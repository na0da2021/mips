==> flow/design.v <==
module sign_extend( input  [15:0] sign_ex_in,
                    output reg [31:0] sign_ex_out);
always@(sign_ex_in)
begin
sign_ex_out = { {16{sign_ex_in[15]}}, sign_ex_in};
end
endmodule
module pc(input [31:0] pc_in,  
          input clk, n_rst,
			 input jump, pcsrc,   
			 output reg [31:0] pc_out);			 
wire [31:0] pcplus4  = pc_out + 4;
wire [31:0] sn_ex_temp;
sign_extend ex (pc_in[15:0], sn_ex_temp);	 		 
always@(posedge clk or negedge n_rst)   
begin
     if(!n_rst) begin
        pc_out <= 32'b0;
     end else begin
        case({jump, pcsrc})
			  2'b00:   pc_out <= pcplus4  ;
			  2'b01:   pc_out <= pcplus4  + (sn_ex_temp << 2);
			  2'b10:   pc_out <= {pcplus4[31:28],pc_in[25:0],2'b00};
			  default: pc_out <= pcplus4  ;			  
		  endcase 
     end
end
endmodule
* Tool chain data of pc
What the tools print for pc, step after step.
Line numbers count from 1 in the design file above.
Library cell names are shortened.
The mark -- stands for no value.
- Top module :: pc
- Clock input :: clk
- Cell library :: sky130hd
- Library corner :: tt_025C_1v80

* Word-level counts
Yosys after proc, flatten, opt, wreduce and memory -nomap, before mapping. Enables and synchronous resets that opt folds into registers are not counted as muxes. Memory bits, and registers merged into a memory's read port (data or address), are not among the register bits. Print and check cells are not counted. Equal cells are merged and count once.
- Flip-flop bits (word level) :: 32
- Latch bits :: 0
- Memory bits (writable) :: 0
- Memory bits (read-only) :: 0
- Word width x clocked read ports :: 0
- Memories kept :: 0
- Input bits :: 36
- Output and inout bits :: 32
- $add $sub $neg :: 2
- $mul :: 0
- Divide/modulo/power cells :: 0
- Magnitude comparators :: 0
- Equal/unequal tests :: 2
- Shift-type cells :: 0
- Muxes and demuxes :: 1
- Bitwise logic cells :: 0
- Reductions and logical operators :: 0
** Operators with widths (number)
- parallel mux 32 bit (select 2 bit) :: 1
- adder 32 x 3 -> 32 bit with constant B :: 1
- adder 32 bit :: 1
- == test 2 x 1 -> 1 bit with constant B :: 1
- == test 2 bit with constant B :: 1

* Depth
Depth = most cells in a row (Yosys ltp): at word level without a register or memory, in the mapped netlist without a sequential cell, where the memories' decode and read muxes count.
- Depth in word-level cells :: 3
- ABC_AREA :: 0
- Mapped depth :: 17

* After synthesis
Yosys stat after the flow's synthesis: flattened, memories mapped to cells. It holds for the ABC_AREA given above (unset counts as 0); a run with the other value may have another netlist.
- Standard cells after synthesis :: 407
- Synthesis area :: 0.0033244 sq mm
- Sequential part of the area :: 0.0007507 sq mm
- Flip-flop cells :: 30
- Buffers :: 14
** Cell types
- dfrtp_1 :: number 30, area in all 750.72 sq um
- ha_1 :: number 38, area in all 475.456 sq um
- xnor2_1 :: number 30, area in all 262.752 sq um
- xor2_1 :: number 22, area in all 192.685 sq um
- nor2_1 :: number 44, area in all 165.158 sq um
- a21oi_1 :: number 27, area in all 135.13 sq um
- a221oi_1 :: number 14, area in all 122.618 sq um
- nand2_1 :: number 31, area in all 116.362 sq um
- a21o_1 :: number 13, area in all 97.594 sq um
- o21a_1 :: number 12, area in all 90.086 sq um
- o21ai_0 :: number 18, area in all 90.086 sq um
- and3_1 :: number 13, area in all 81.328 sq um
- nand3_1 :: number 16, area in all 80.077 sq um
- a221o_1 :: number 6, area in all 60.058 sq um
- inv_1 :: number 12, area in all 45.043 sq um
- clkbuf_1 :: number 11, area in all 41.29 sq um
- nand2b_1 :: number 6, area in all 37.536 sq um
- nand4_1 :: number 6, area in all 37.536 sq um
Not listed: further types 30, cells in them 58.
The figures by module come from a second, unflattened synthesis with its own total; it is not the netlist above.
- Cells (unflattened synthesis) :: 489
- Area (unflattened synthesis) :: 0.0037398 sq mm
Rows give one instance, submodules left out.
** Modules
- pc :: instances 1, cells 457, area 0.0034996 sq mm, sequential area 0.0007507 sq mm
- sign_extend :: instances 1, cells 32, area 0.0002402 sq mm, sequential area 0 sq mm

* Path before layout
OpenSTA on the mapped netlist: ideal clock, no wires. The path of least setup slack (recovery checks aside). Input and output delay are each 20% of the period. Register names are those of the netlist, which keeps one name where synthesis merged equal registers.
- Path kind :: register to register
- From :: reg pc_out[2]
- To :: reg pc_out[31]
- Period :: 4.72 ns
- Setup time :: 0.104 ns
- Data arrival time :: 3.502 ns
- Data required time :: 4.616 ns
- Slack :: 1.115 ns
- Delay of the path :: 3.606 ns
- Stages on the path :: 18
- Path buffers :: 0
- Synthesis period reached :: 3.605 ns
"delay of the path" = arrival - input delay + setup time.
"stages on the path": output pins that drive a net of the path, with the launching flip-flop's if there is one; two outputs of one cell count as two.
"synthesis period reached" is the clock period less the worst setup slack; recovery checks do not enter. This is arithmetic on one report: input and output delays are still those of the set period (20% each).
Between the ends stands the longest chain of elaborated cells between them, by number of cells; it is not shown to be the way that was timed. Of several equally long chains one is given.
A line is the first line of the expression or statement that the cell stems from. Yosys adds cells for indexed reads and writes and turns some case tables into memories.
A register here has more assigning lines than the two given.
- Cells stage by stage :: dfrtp_1 ha_1 nand2_1 nor2_1 and2_1 nand2b_1 nor2_1 xor2_1 ha_1 a21o_1 a21o_1 a21oi_1 o21bai_1 a21oi_1 nor2b_1 a221o_1 or4b_1 o311ai_1
- Cells in the longest elaborated chain :: 3
- Elaborated cells on any way between the ends :: 3
- RTL lines with such cells :: 3
- Those cells by class :: 2 x add/sub; 1 x mux
** RTL lines, path after synthesis
- from (decl) :: line 11 : output reg [31:0] pc_out);
- from (assign) :: line 21 : 2'b00: pc_out <= pcplus4 ;
- from (assign) :: line 22 : 2'b01: pc_out <= pcplus4 + (sn_ex_temp << 2);
- adder 32 x 3 -> 32 bit :: line 12 : wire [31:0] pcplus4  = pc_out + 4;
- adder 32 bit :: line 22
- parallel mux 32 bit (select 2 bit) :: line 20 : case({jump, pcsrc})
- to (assign) :: line 21
- to (assign) :: line 22
- to (decl) :: line 11

* Worst path after layout
Path of least setup slack in the final report of job 2 (OpenROAD, finished layout, wires in). Where an end is a register, its clock arrival counts in the times.
- Path kind :: input to register
- From :: in pc_in[15]
- To :: reg pc_out[31]
- Period :: 6.8 ns
- Input delay :: 1.36 ns
- Setup time :: 0.10 ns
- Data arrival time :: 4.80 ns
- Data required time :: 6.99 ns
- Slack :: 2.19 ns
- Stages on the path :: 9
- Path buffers :: 1
Between the ends stands the longest chain of elaborated cells between them, by number of cells; it is not shown to be the way that was timed. Of several equally long chains one is given.
A register here has more assigning lines than the two given.
- Cells stage by stage :: clkdlybuf4s50_1 ha_1 and2_1 and3_1 a221o_1 a31oi_1 o221ai_1 or4b_1 o311ai_1
- Cells in the longest elaborated chain :: 2
- Elaborated cells on any way between the ends :: 2
- RTL lines with such cells :: 2
- Those cells by class :: 1 x add/sub; 1 x mux
** RTL lines, path post-layout
- from (decl) :: line 8 : module pc(input [31:0] pc_in,
- adder 32 bit :: line 22 : 2'b01: pc_out <= pcplus4 + (sn_ex_temp << 2);
- parallel mux 32 bit (select 2 bit) :: line 20 : case({jump, pcsrc})
- to (assign) :: line 21 : 2'b00: pc_out <= pcplus4 ;
- to (assign) :: line 22
- to (decl) :: line 11 : output reg [31:0] pc_out);

Measured results for pc: 2 stored runs of the Yosys and OpenROAD flow on sky130hd. The settings differ; the order carries no meaning. The constraints put input and output delay at 20% of the set period each and load the outputs with 0.01 pF.
By "clock period achieved" is meant the clock period of the run minus its worst setup slack. This is arithmetic on one report: input and output delays are still those of the set period (20% each).
"critical setup path time" means the part of the period allowed to the worst setup path (the constraints hold back 20% at inputs and 20% at outputs) less its slack; where the path has registers, the arrival times of their clocks count too.
"power consumption" rests on the timing tool's default activity at the inputs, not on a simulated workload.

* Job 1
** Files
==> flow/run.sh <==
#!/bin/bash
# the make line also repeats the synthesis and layout settings of config.mk as NAME=value (left out here)
make -C /OpenROAD-flow-scripts/flow DESIGN_CONFIG=/design/flow/config.mk WORK_HOME=/design/flow/orfs CLKGATE_MAP_FILE= finish
==> flow/config.mk <==
export PLATFORM = sky130hd
export DESIGN_NAME = pc
export DESIGN_NICKNAME = pc
export VERILOG_FILES = /design/flow/design.v
export SDC_FILE = /design/flow/constraint.sdc
export NUM_CORES = 4
export LEC_CHECK = 0
export CAP_MARGIN = 20
export CELL_PAD_IN_SITES_GLOBAL_PLACEMENT = 3
export CORE_MARGIN = 2
export CORE_UTILIZATION = 67
export CTS_CLUSTER_DIAMETER = 122
export HOLD_SLACK_MARGIN = -0.02
export MIN_ROUTING_LAYER = met1
export PLACE_DENSITY_LB_ADDON = 0.13
export SLEW_MARGIN = 20
export TNS_END_PERCENT = 45
==> flow/constraint.sdc <==
create_clock -name core_clock -period 3.69 [get_ports {clk}]
set_input_delay 0.7380 -clock core_clock [delete_from_list [all_inputs] [get_ports {clk}]]
set_output_delay 0.7380 -clock core_clock [all_outputs]
set_load 0.01 [all_outputs]
** Results
Not finished: placement ended with error FLW-0024.

* Job 2
** Files
==> flow/run.sh <==
#!/bin/bash
# the make line also repeats the synthesis and layout settings of config.mk as NAME=value (left out here)
make -C /OpenROAD-flow-scripts/flow DESIGN_CONFIG=/design/flow/config.mk WORK_HOME=/design/flow/orfs CLKGATE_MAP_FILE= finish
==> flow/config.mk <==
export PLATFORM = sky130hd
export DESIGN_NAME = pc
export DESIGN_NICKNAME = pc
export VERILOG_FILES = /design/flow/design.v
export SDC_FILE = /design/flow/constraint.sdc
export NUM_CORES = 4
export LEC_CHECK = 0
export CAP_MARGIN = 15
export CORE_ASPECT_RATIO = 1.05
export CORE_MARGIN = 10
export CORE_UTILIZATION = 53
export MIN_ROUTING_LAYER = met2
export PLACE_DENSITY = 0.54
export SETUP_SLACK_MARGIN = 1.3
export SLEW_MARGIN = 20
==> flow/constraint.sdc <==
create_clock -name core_clock -period 6.8 [get_ports {clk}]
set_input_delay 1.3600 -clock core_clock [delete_from_list [all_inputs] [get_ports {clk}]]
set_output_delay 1.3600 -clock core_clock [all_outputs]
set_load 0.01 [all_outputs]
** Results
- Clock period achieved :: 4.613 ns
- Final setup TNS :: 0.000 ns
- Worst-case hold slack :: 0.544 ns
- Power consumption :: 1.236 mW
- Critical setup path time :: 3.25 ns
- Worst setup path type :: input to register
- Final design utilization :: 67.1 %
- Area of the synthesized netlist :: 0.0033244 sq mm
- Standard-cell area after routing :: 0.0040689 sq mm
- Die size :: 0.0098414 sq mm
- Lowest setup slack :: 2.187 ns
